==> flow/design.v <==
module button_counter #(
    parameter DEBOUNCE_TIME = 250_000   
)(
    input wire i_Clk,            
    input wire i_Switch_1,       
    input wire i_Switch_2,       
    output wire [6:0] o_Segments   
);
    reg r_Sync1_1 = 0;
    reg r_Sync1_2 = 0;
    reg [17:0] r_Debounce1_Count = 0;
    reg r_Switch1_State = 0;
    always @(posedge i_Clk) begin
        r_Sync1_1 <= i_Switch_1;
        r_Sync1_2 <= r_Sync1_1;
        if (r_Sync1_2 != r_Switch1_State) begin
            r_Debounce1_Count <= r_Debounce1_Count + 1;
            if (r_Debounce1_Count >= DEBOUNCE_TIME) begin
                r_Switch1_State <= r_Sync1_2;
                r_Debounce1_Count <= 0;
            end
        end else begin
            r_Debounce1_Count <= 0;
        end
    end
    reg r_Sync2_1 = 0;
    reg r_Sync2_2 = 0;
    reg [17:0] r_Debounce2_Count = 0;
    reg r_Switch2_State = 0;
    always @(posedge i_Clk) begin
        r_Sync2_1 <= i_Switch_2;
        r_Sync2_2 <= r_Sync2_1;
        if (r_Sync2_2 != r_Switch2_State) begin
            r_Debounce2_Count <= r_Debounce2_Count + 1;
            if (r_Debounce2_Count >= DEBOUNCE_TIME) begin
                r_Switch2_State <= r_Sync2_2;
                r_Debounce2_Count <= 0;
            end
        end else begin
            r_Debounce2_Count <= 0;
        end
    end
    reg r_Switch1_Prev = 0;
    reg r_Switch2_Prev = 0;
    wire w_Inc_Edge = r_Switch1_State && !r_Switch1_Prev;   
    wire w_Dec_Edge = r_Switch2_State && !r_Switch2_Prev;   
    always @(posedge i_Clk) begin
        r_Switch1_Prev <= r_Switch1_State;
        r_Switch2_Prev <= r_Switch2_State;
    end
    reg [3:0] r_Counter = 0;
    always @(posedge i_Clk) begin
        if (w_Inc_Edge && w_Dec_Edge) begin
            if (r_Counter == 9)
                r_Counter <= 0;
            else
                r_Counter <= r_Counter + 1;
        end else if (w_Inc_Edge) begin
            if (r_Counter == 9)
                r_Counter <= 0;
            else
                r_Counter <= r_Counter + 1;
        end else if (w_Dec_Edge) begin
            if (r_Counter == 0)
                r_Counter <= 9;
            else
                r_Counter <= r_Counter - 1;
        end
    end
    reg [6:0] r_Segments;
    always @(*) begin
        case (r_Counter)
            4'd0: r_Segments = 7'b0111111;   
            4'd1: r_Segments = 7'b0000110;   
            4'd2: r_Segments = 7'b1011011;   
            4'd3: r_Segments = 7'b1001111;   
            4'd4: r_Segments = 7'b1100110;   
            4'd5: r_Segments = 7'b1101101;   
            4'd6: r_Segments = 7'b1111101;   
            4'd7: r_Segments = 7'b0000111;   
            4'd8: r_Segments = 7'b1111111;   
            4'd9: r_Segments = 7'b1101111;   
            default: r_Segments = 7'b0000000;   
        endcase
    end
    assign o_Segments = ~r_Segments;   
endmodule
module button_counter_top(
    input wire i_Clk,
    input wire i_Switch_1,
    input wire i_Switch_2,
    output wire o_Segment2_A,
    output wire o_Segment2_B,
    output wire o_Segment2_C,
    output wire o_Segment2_D,
    output wire o_Segment2_E,
    output wire o_Segment2_F,
    output wire o_Segment2_G
);
    wire [6:0] w_Segments;
    button_counter #(
        .DEBOUNCE_TIME(250_000)   
    ) counter_inst (
        .i_Clk(i_Clk),
        .i_Switch_1(i_Switch_1),
        .i_Switch_2(i_Switch_2),
        .o_Segments(w_Segments)
    );
    assign {o_Segment2_G, o_Segment2_F, o_Segment2_E, o_Segment2_D,
            o_Segment2_C, o_Segment2_B, o_Segment2_A} = w_Segments;
endmodule
==> Reports on button_counter_top <==
The steps from the RTL of button_counter_top to its reports follow in flow order.
Lines are those of the file above, counted from 1.
Operators: Yosys type, input widths -> output width; for muxes data width and select width s.
Library cell names are shortened.
{ "design": {"top": "button_counter_top", "clock": "i_Clk", "cell_library": "sky130hd", "lib_corner": "tt_025C_1v80"} }

==> Elaborated design <==
Yosys after proc, flatten, opt, wreduce and memory -nomap, before mapping. Memory bits, and registers merged into a memory's read port (data or address), are not among the register bits. Print and check cells are not counted. Equal cells are merged and count once.
Memory sizes are those after Yosys's memory passes, which may raise the word count (mostly to a power of two), join words into wider ones and drop unused or constant bits.
{ "classes": {"addsub": 4, "cmp": 2, "n_eq": 3, "mux": 5, "bitwise": 3, "reduce_logical": 11} }
{ "ops": {"columns": ["cell", "n"], "rows": [
  ["$add 18x1->18 const B", 2],
  ["$ge 18x18->1 const B", 2],
  ["$mux 4", 5],
  ["$not 7->7", 1],
  ["$reduce_and 2->1", 2],
  ["$reduce_or 2->1", 2],
  ["$add 4x1->4 const B", 1],
  ["$sub 4x1->4 const B", 1],
  ["$eq 4x4->1 const B", 1],
  ["$logic_not 4->1", 1],
  ["$logic_and 1x1->1", 3],
  ["$reduce_bool 3->1", 1],
  ["$ne 1x1->1", 2],
  ["$not 1->1", 2],
  ["$logic_not 1->1", 2]
]} }
{ "bits": {"reg_bits": 48, "mem_bits_ro": 112, "memories": 1, "input_bits": 3, "output_inout_bits": 7, "elab_cells": 40} }
{ "memory_table": {"columns": ["name", "words", "width", "rd", "write_ports", "line_no", "rtl"], "rows": [
  ["(no name shown)", 16, 7, 1, 0, 72, "case (r_Counter)"]
]} }

==> Depth <==
Yosys ltp: most cells in a row. Word level: on the elaborated netlist, between registers, memories and ports. Mapped: between sequential cells and ports; inverters and the memories' decode and read muxes count.
{ "logic_depth": {"word_depth": 5, "abc_area": 0, "mapped_depth": 7, "ltp_nobuf": 6} }

==> After synthesis <==
Yosys stat after the flow's synthesis: flattened, memories mapped to cells. It holds for the ABC_AREA given above (unset counts as 0); a run with the other value may have another netlist.
The area totals of this step are shown rounded.
{ "mapped": {"cell_count": 263, "synth_area_um2": 2320, "seq_area_um2": 1020, "flip_flops": 48, "n_buf": 8} }
{ "types": {"columns": ["type", "n", "type_area_um2"], "rows": [
  ["dfxtp_1", 42, 840.806],
  ["xnor2_1", 28, 245.235],
  ["edfxtp_1", 6, 180.173],
  ["nor2_1", 45, 168.912],
  ["ha_1", 11, 137.632],
  ["nor4_1", 12, 75.072],
  ["inv_1", 18, 67.565],
  ["nand3_1", 13, 65.062],
  ["a21oi_1", 11, 55.053],
  ["nand4_1", 8, 50.048],
  ["nand2_1", 12, 45.043],
  ["o21ai_0", 8, 40.038],
  ["xor2_1", 4, 35.034],
  ["nor3_1", 6, 30.029],
  ["buf_2", 5, 25.024],
  ["nand2b_1", 4, 25.024],
  ["o31ai_1", 3, 22.522],
  ["nor4_4", 1, 21.27]
]} }
Not listed: further types 17, cells in them 26.
By module: a second synthesis without flattening, with its own total; a netlist apart from the flattened one above.
{ "hier_totals": {"hier_cells": 262, "hier_area_um2": 2330} }
Rows give one instance, submodules left out.
{ "by_module": {"columns": ["module", "n_inst", "cells", "mod_area_um2", "mod_seq_area_um2"], "rows": [
  ["button_counter #(DEBOUNCE_TIME=250000)", 1, 262, 2330, 1020],
  ["button_counter_top", 1, 0, 0.0, 0.0]
]} }

==> Path before layout <==
Path of least setup slack by OpenSTA after synthesis, without wires, with an ideal clock, recovery checks aside; 20% of the period is set as input and as output delay. Where synthesis merged equal registers, the netlist keeps one of their names.
{ "synth_path": {"path_kind": "register to register", "from": "register counter_inst.r_Counter[0]", "to": "register counter_inst.r_Counter[2]", "clock_period_ns": 1.65, "setup_time_ns": 0.254, "t_first_pin_ns": 0.000, "arrival_ns": 1.395, "required_time_ns": 1.396, "slack_ns": 0.001, "path_delay_ns": 1.649, "driving_pins": 7, "path_buffers": 0, "synth_period_reached_ns": 1.649} }
"path_delay_ns" = arrival - input delay + setup time.
"driving_pins" counts driving pins, that of a launching flip-flop among them; a cell with two outputs on the path counts twice.
"synth_period_reached_ns" = period - worst setup slack (recovery checks aside). The figure is calculated, with input and output delays left at 20% of the set period.
Between the ends stands the longest chain of elaborated cells between them, by number of cells; it is not shown to be the way that was timed. Of several equally long chains one is given.
A line is the first line of the expression or statement that the cell stems from. Yosys adds cells for indexed reads and writes and turns some case tables into memories.
A register here has more assigning lines than the two given.
{ "synth_via": {"cell_sequence": "edfxtp_1 inv_1 ha_1 nand2b_1 o21ai_0 o22ai_1 o21a_1", "elab_chain_cells": 5, "cone_cells": 9, "classes_between": "add/sub: 2; eq/ne: 1; mux: 5; reduce/logical: 1"} }
{ "synth_rtl": {"columns": ["element", "line_no", "rtl"], "rows": [
  ["from (decl)", 51, "reg [3:0] r_Counter = 0;"],
  ["from (assign)", 57, "r_Counter <= r_Counter + 1;"],
  ["from (assign)", 62, "r_Counter <= r_Counter + 1;"],
  ["$sub 4x1->4", 67, "r_Counter <= r_Counter - 1;"],
  ["$mux 4", 64, "if (r_Counter == 0)"],
  ["$mux 4", 63, "end else if (w_Dec_Edge) begin"],
  ["$mux 4", 58, "end else if (w_Inc_Edge) begin"],
  ["$mux 4", 53, "if (w_Inc_Edge && w_Dec_Edge) begin"],
  ["to (assign)", 57, null],
  ["to (assign)", 62, null],
  ["to (decl)", 51, null]
]} }

==> Timing after layout <==
Path of least setup slack in the final report of flow run A (OpenROAD, finished layout, wires in). Where an end is a register, its clock arrival counts in the times.
{ "layout_path": {"path_kind": "register to output", "from": "register counter_inst.r_Counter[1]", "to": "output port o_Segment2_A", "clock_period_ns": 1.79, "out_delay_ns": 0.36, "t_first_pin_ns": 0.30, "arrival_ns": 1.57, "required_time_ns": 1.43, "slack_ns": -0.14, "driving_pins": 8, "path_buffers": 5} }
Between the ends stands the longest chain of elaborated cells between them, by number of cells; it is not shown to be the way that was timed. Of several equally long chains one is given.
A memory read counts as a cell of the chain, while the word-level depth stops at memories.
A register here has more assigning lines than the two given.
{ "layout_via": {"cell_sequence": "edfxtp_1 buf_6 buf_12 nor3b_2 buf_4 buf_6 a21oi_1 buf_2", "elab_chain_cells": 2, "cone_cells": 2, "lines_between": 2, "classes_between": "logic: 1; memory: 1"} }
{ "layout_rtl": {"columns": ["element", "line_no", "rtl"], "rows": [
  ["from (decl)", 51, "reg [3:0] r_Counter = 0;"],
  ["from (assign)", 57, "r_Counter <= r_Counter + 1;"],
  ["from (assign)", 62, "r_Counter <= r_Counter + 1;"],
  ["$mem_v2 16x7", 72, "case (r_Counter)"],
  ["$not 7->7", 86, "assign o_Segments = ~r_Segments;"],
  ["to (decl)", 92, "output wire o_Segment2_A,"]
]} }

--- measured runs ---
Settings and measured results of 2 stored flow runs for module button_counter_top (sky130hd), not sorted in any way. The constraints put input and output delay at 20% of the set period each and load the outputs with 0.01 pF.
"period_less_ws_ns" means the clock period less the worst setup slack. The figure is calculated, with input and output delays left at 20% of the set period.
"timing.worst_path_ns" = time allowed to the worst setup path (clock period - input delay - output delay, where it has them) - its slack; a late launch clock adds to it, a late capture clock takes from it.
By "design_power_uw" is meant OpenSTA's value without simulated activity: inputs other than the clock are taken to toggle once in ten clock periods, and the tool carries that through the logic.
The measured numbers are rounded.

Flow run A
==> flow/run.sh <==
#!/bin/bash
# the make line also repeats the synthesis and layout settings of config.mk as NAME=value (left out here)
make -C /OpenROAD-flow-scripts/flow DESIGN_CONFIG=/design/flow/config.mk WORK_HOME=/design/flow/orfs CLKGATE_MAP_FILE= finish
==> flow/config.mk <==
export PLATFORM = sky130hd
export DESIGN_NAME = button_counter_top
export DESIGN_NICKNAME = button_counter_top
export VERILOG_FILES = /design/flow/design.v
export SDC_FILE = /design/flow/constraint.sdc
export NUM_CORES = 4
export LEC_CHECK = 0
export ABC_AREA = 0
export CAP_MARGIN = 0
export CELL_PAD_IN_SITES_DETAIL_PLACEMENT = 0
export CORE_ASPECT_RATIO = 0.65
export CORE_MARGIN = 2
export CORE_UTILIZATION = 32
export CTS_CLUSTER_DIAMETER = 162
export CTS_CLUSTER_SIZE = 95
export GPL_ROUTABILITY_DRIVEN = 0
export MAX_ROUTING_LAYER = met5
export PLACE_DENSITY_LB_ADDON = 0.02
export SETUP_SLACK_MARGIN = 0.19
export SLEW_MARGIN = 20
==> flow/constraint.sdc <==
create_clock -name core_clock -period 1.79 [get_ports {i_Clk}]
set_input_delay 0.3580 -clock core_clock [delete_from_list [all_inputs] [get_ports {i_Clk}]]
set_output_delay 0.3580 -clock core_clock [all_outputs]
set_load 0.01 [all_outputs]

==> results of flow run A, as JSON <==
{
  "utilization_pct": 45.3,
  "post_route_stdcell_area_um2": 3110,
  "setup_tns_ns": -0.722,
  "design_power_uw": 1810,
  "post_synth_area_um2": 2320,
  "timing.worst_path_ns": 1.57,
  "critical_path_type": "register to output",
  "die_area_um2": 7980,
  "worst_hold_slack_ns": 0.335,
  "fin_ws_ns": -0.142,
  "period_less_ws_ns": 1.932
}

Flow run B
==> flow/run.sh <==
#!/bin/bash
# the make line also repeats the synthesis and layout settings of config.mk as NAME=value (left out here)
make -C /OpenROAD-flow-scripts/flow DESIGN_CONFIG=/design/flow/config.mk WORK_HOME=/design/flow/orfs CLKGATE_MAP_FILE= finish
==> flow/config.mk <==
export PLATFORM = sky130hd
export DESIGN_NAME = button_counter_top
export DESIGN_NICKNAME = button_counter_top
export VERILOG_FILES = /design/flow/design.v
export SDC_FILE = /design/flow/constraint.sdc
export NUM_CORES = 4
export LEC_CHECK = 0
export ABC_AREA = 0
export CAP_MARGIN = 5
export CELL_PAD_IN_SITES_DETAIL_PLACEMENT = 2
export CORE_MARGIN = 2
export CORE_UTILIZATION = 30
export CTS_CLUSTER_SIZE = 41
export GPL_TIMING_DRIVEN = 1
export MAX_ROUTING_LAYER = met5
export PLACE_DENSITY = 0.41
export SETUP_SLACK_MARGIN = 0.18
export SLEW_MARGIN = 20
==> flow/constraint.sdc <==
create_clock -name core_clock -period 2.65 [get_ports {i_Clk}]
set_input_delay 0.5300 -clock core_clock [delete_from_list [all_inputs] [get_ports {i_Clk}]]
set_output_delay 0.5300 -clock core_clock [all_outputs]
set_load 0.01 [all_outputs]

==> results of flow run B, as JSON <==
{
  "utilization_pct": 35.2,
  "post_route_stdcell_area_um2": 2680,
  "setup_tns_ns": 0.000,
  "design_power_uw": 1260,
  "post_synth_area_um2": 2320,
  "timing.worst_path_ns": 1.89,
  "critical_path_type": "register to output",
  "die_area_um2": 8470,
  "worst_hold_slack_ns": 0.335,
  "fin_ws_ns": 0.230,
  "period_less_ws_ns": 2.420
}
--- end ---
